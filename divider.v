==> flow/design.v <==
module divider( Divout, Diviend, Divsor, Signal, reset, clk ) ;
input [31:0]Diviend ;
input [31:0]Divsor ;
input Signal ;
input reset ;
input clk ;
reg [31:0]DIVRHI ;
reg [31:0]DIVRLO ;
reg [63:0]REM ;
reg [31:0]QUOT ;
reg [5:0]counter ;
output reg [63:0]Divout ;
parameter DIVU = 1'b1;
parameter OUT = 1'b0;
always@( posedge clk )
 begin
  if ( reset )
  begin
    DIVRHI = 32'b0 ;
    DIVRLO = 32'b0 ;
    REM = 64'b0 ;
    QUOT = 32'b0 ;
    Divout = 64'b0 ;
	counter = 6'b000000 ;
  end
  else
  begin
    case ( Signal )
      DIVU:
      begin
	    if ( { DIVRHI, DIVRLO } == 64'b0 && counter == 6'b000000 ) 
        begin
          DIVRHI = Divsor;
          REM = { 32'b0, Diviend } ;
        end
	    if ( counter != 6'b100001 )
        begin
          REM = REM - { DIVRHI, DIVRLO } ;
          if ( REM[63] == 1'b0 )
          begin
            QUOT = QUOT << 1 ;
            QUOT[0] = 1 ;
          end
          else
          begin
            REM = REM + { DIVRHI, DIVRLO } ;
            QUOT = QUOT << 1 ;
            QUOT[0] = 0 ;
          end
		  counter = counter + 1 ;
          { DIVRHI, DIVRLO } = { DIVRHI, DIVRLO } >> 1 ;
		end
      end
      OUT:
      begin
          Divout = { REM[31:0], QUOT } ;
      end
    endcase
  end
end
endmodule
== From RTL to reports: divider ==
What the tools print for divider, step after step.
Line numbers count from 1 in the design file above.
Library cell names are shortened.
The mark -- stands for no value.
Set-up
  design top: divider
  clock: clk
  standard-cell library: sky130hd
  timing corner: tt_025C_1v80

== Word-level counts ==
Counts by Yosys on the flattened word-level netlist (proc, flatten, opt, wreduce; memories kept). Register bits leave out memories and registers merged into their read ports (data or address). Print and check cells are left out. Cells with the same type and inputs are merged into one.
Bit counts
  register bits: 230
  output and inout bits: 64
  word-level cells: 34
Cells by class
  add/subtract/negate cells: 3
  equality and inequality tests: 2
  muxes and demuxes: 19
  reduce/logical cells: 4
Operators by type and width (number)
  64-bit two-way mux: 7
  32-bit two-way mux: 9
  64-bit adder: 1
  64-bit subtractor: 1
  64-bit zero test: 1
  6-bit two-way mux: 2
  6-bit by 1-bit adder with 6-bit output with constant B: 1
  6-bit != test with constant B: 1
  6-bit zero test: 1
  2-bit by 1-bit != test with 1-bit output with constant B: 1
  2-bit AND reduction: 1
  1-bit logical AND: 1
  1-bit two-way mux: 1

== Depth ==
Yosys ltp: most cells in a row. Word level: on the elaborated netlist, between registers, memories and ports. Mapped: between sequential cells and ports; inverters and the memories' decode and read muxes count.
Logic depth
  depth after elaboration: 10
  ABC_AREA: 0
  gate-level depth with buffers: 34
  depth with buffers taken out: 31

== Synthesis result ==
Source: synth_stat.txt of the flow (Yosys; design flattened, memories mapped). It holds for the ABC_AREA given above (unset counts as 0); a run with the other value may have another netlist.
Cells by type
  dfxtp_1: number 230, total area 4.6E+03 um^2
  ha_1: number 136, total area 1.7E+03 um^2
  a21oi_1: number 300, total area 1501.44 um^2
  nand2_1: number 394, total area 1.48E+03 um^2
  nor2_1: number 210, total area 788.256 um^2
  xnor2_1: number 63, total area 551.779 um^2
  a21o_1: number 71, total area 533.011 um^2
  mux2i_1: number 50, total area 500.48 um^2
  clkbuf_1: number 129, total area 484.214 um^2
  nand2b_1: number 71, total area 444.176 um^2
  a211oi_1: number 58, total area 435.418 um^2
  xor2_1: number 47, total area 411.645 um^2
  o21ai_0: number 74, total area 370.355 um^2
  inv_1: number 97, total area 364.099 um^2
  o211ai_1: number 46, total area 345.331 um^2
  and2_1: number 42, total area 262.752 um^2
  nor3_1: number 48, total area 240.23 um^2
  nand3_1: number 44, total area 220.211 um^2
Not listed: further types 67, cells in them 324.
Mapped netlist
  cell count: 2434
  mapped area: 17765.8 um^2
  area of sequential cells: 4604.4 um^2
  flip-flop cells: 230
  buffers: 145

== Path before layout ==
OpenSTA on the mapped netlist: ideal clock, no wires. The path of least setup slack (recovery checks aside). Input and output delay are each 20% of the period. Register names are those of the netlist, which keeps one name where synthesis merged equal registers.
Timing path after synthesis
  path type: reg2reg
  from: register DIVRLO[14]
  to: register REM[60]
  clock period: 7710 ps
  library setup time: 86 ps
  time at the first pin: 0 ps
  arrival time: 6429 ps
  data required time: 7624 ps
  path slack: 1195 ps
  path delay: 6515 ps
  driving pins on the path: 31
  synthesis period reached: 6515 ps
"path delay" is the arrival time less input delay plus setup time.
"driving pins on the path": output pins that drive a net of the path, with the launching flip-flop's if there is one; two outputs of one cell count as two.
"synthesis period reached" is the clock period less the worst setup slack; recovery checks do not enter. This is arithmetic on one report: input and output delays are still those of the set period (20% each).
The rows between start and end are the longest chain of elaborated cells between them; the timing report does not say that the signal goes this way. Where chains are equally long, one stands for them.
Each line given opens the expression or statement behind the cell; cells for indexed reads and writes are added by Yosys, which also makes memories of some case tables.
A register here has more assigning lines than the two given.
Between the ends, after synthesis
  path through: dfxtp_1 -> or4_4 -> nor4_4 -> and2_1 -> clkbuf_1 -> clkbuf_1 -> nand2_1 -> nand2_1 -> ha_1 -> nor2b_1 -> o2111ai_1 -> a2111o_1 -> a21oi_2 -> nor2_1 -> o31ai_1 -> a21oi_1 -> a21oi_2 -> mux2i_1 -> or4_1 -> ha_1 -> a21oi_1 -> o21bai_1 -> a21o_1 -> nand3_1 -> o21bai_1 -> a2111oi_0 -> nor2_1 -> o21ai_0 -> xor2_1 -> mux2i_1 -> a211oi_1
  cells in the longest elaborated chain: 10
RTL lines, path after synthesis
  from (decl): line 8  | reg [31:0]DIVRLO ;
  from (assign): line 20  | DIVRLO = 32'b0 ;
  64-bit zero test: line 31  | if ( { DIVRHI, DIVRLO } == 64'b0 && counter == 6'b000000 )
  1-bit logical AND: line 31
  64-bit two-way mux: line 31
  64-bit two-way mux: line 28  | case ( Signal )
  64-bit two-way mux: line 17  | if ( reset )
  64-bit subtractor: line 38  | REM = REM - { DIVRHI, DIVRLO } ;
  64-bit adder: line 46  | REM = REM + { DIVRHI, DIVRLO } ;
  64-bit two-way mux: line 39  | if ( REM[63] == 1'b0 )
  64-bit two-way mux: line 36  | if ( counter != 6'b100001 )
  64-bit two-way mux: line 28
  to (assign): line 34  | REM = { 32'b0, Diviend } ;
  to (assign): line 38
  to (decl): line 9  | reg [63:0]REM ;

== Worst path after layout ==
Path of least setup slack in the final report of record 1 (OpenROAD, finished layout, wires in). Where an end is a register, its clock arrival counts in the times.
The path's times are printed in steps of 10 ps; the period is the one set.
Timing path after layout
  path type: reg2reg
  from: register counter[1]
  to: register REM[63]
  clock period: 6760 ps
  library setup time: 90 ps
  time at the first pin: 560 ps
  arrival time: 7130 ps
  data required time: 7240 ps
  path slack: 100 ps
  driving pins on the path: 34
The rows between start and end are the longest chain of elaborated cells between them; the timing report does not say that the signal goes this way. Where chains are equally long, one stands for them.
A register here has more assigning lines than the two given.
Between the ends, after layout
  path through: dfxtp_2 -> inv_2 -> ha_4 -> nor4b_4 -> nand4_1 -> nor3_4 -> buf_6 -> and2_4 -> mux2i_4 -> ha_4 -> inv_2 -> fa_2 -> a21o_1 -> nand4_1 -> a21oi_4 -> o211ai_4 -> a31oi_1 -> nor2b_1 -> o21ai_2 -> a21boi_2 -> xnor2_2 -> ha_1 -> buf_6 -> a21oi_2 -> o21ai_2 -> a31oi_4 -> o311ai_2 -> o211ai_1 -> o21ai_1 -> a41o_1 -> a21boi_2 -> o311a_4 -> o21a_1 -> o311ai_1
  cells in the longest elaborated chain: 10
RTL lines, path after layout
  from (decl): line 11  | reg [5:0]counter ;
  from (assign): line 24  | counter = 6'b000000 ;
  from (assign): line 50  | counter = counter + 1 ;
  6-bit zero test: line 31  | if ( { DIVRHI, DIVRLO } == 64'b0 && counter == 6'b000000 )
  1-bit logical AND: line 31
  64-bit two-way mux: line 31
  64-bit two-way mux: line 28  | case ( Signal )
  64-bit two-way mux: line 17  | if ( reset )
  64-bit subtractor: line 38  | REM = REM - { DIVRHI, DIVRLO } ;
  64-bit adder: line 46  | REM = REM + { DIVRHI, DIVRLO } ;
  64-bit two-way mux: line 39  | if ( REM[63] == 1'b0 )
  64-bit two-way mux: line 36  | if ( counter != 6'b100001 )
  64-bit two-way mux: line 28
  to (assign): line 34  | REM = { 32'b0, Diviend } ;
  to (assign): line 38
  to (decl): line 9  | reg [63:0]REM ;

2 stored runs of divider in the flow (synthesis by Yosys, layout by OpenROAD, sky130hd cells), in arbitrary order. Constraints: input delay and output delay 20% of the set period each, output load 0.01 pF.
"achieved clock period" = clock period - worst setup slack. The figure is calculated, with input and output delays left at 20% of the set period.
"worst setup path time" = time allowed to the worst setup path (clock period - input delay - output delay, where it has them) - its slack; a late launch clock adds to it, a late capture clock takes from it.
"worst setup path time" is given in steps of 10 ps.
[record 1] settings: period_ns=6.76, CORE_UTILIZATION=47, CAP_MARGIN=20, CORE_MARGIN=2, SLEW_MARGIN=20
[record 1] result: chip area after synthesis (Yosys) 17765.8 um^2, die area 39370.5 um^2, standard-cell area of the final layout 24977.7 um^2, utilization 0.666, worst setup slack after layout 102 ps, total negative slack 0 ps, worst hold slack 459 ps, achieved clock period 6658 ps, worst setup path time 6660 ps, worst setup path kind reg2reg
[record 2] settings: period_ns=7.99, CORE_UTILIZATION=55, SETUP_SLACK_MARGIN=1.96, PLACE_DENSITY_LB_ADDON=0.06, CORE_ASPECT_RATIO=0.56, CELL_PAD_IN_SITES_GLOBAL_PLACEMENT=0, CELL_PAD_IN_SITES_DETAIL_PLACEMENT=1, TNS_END_PERCENT=85, GPL_ROUTABILITY_DRIVEN=0, CTS_CLUSTER_SIZE=38, CTS_CLUSTER_DIAMETER=135, CAP_MARGIN=15, SLEW_MARGIN=35, MIN_ROUTING_LAYER=met2, MAX_ROUTING_LAYER=met4, CORE_MARGIN=2
[record 2] result: did not finish, routing stopped with GRT-0116
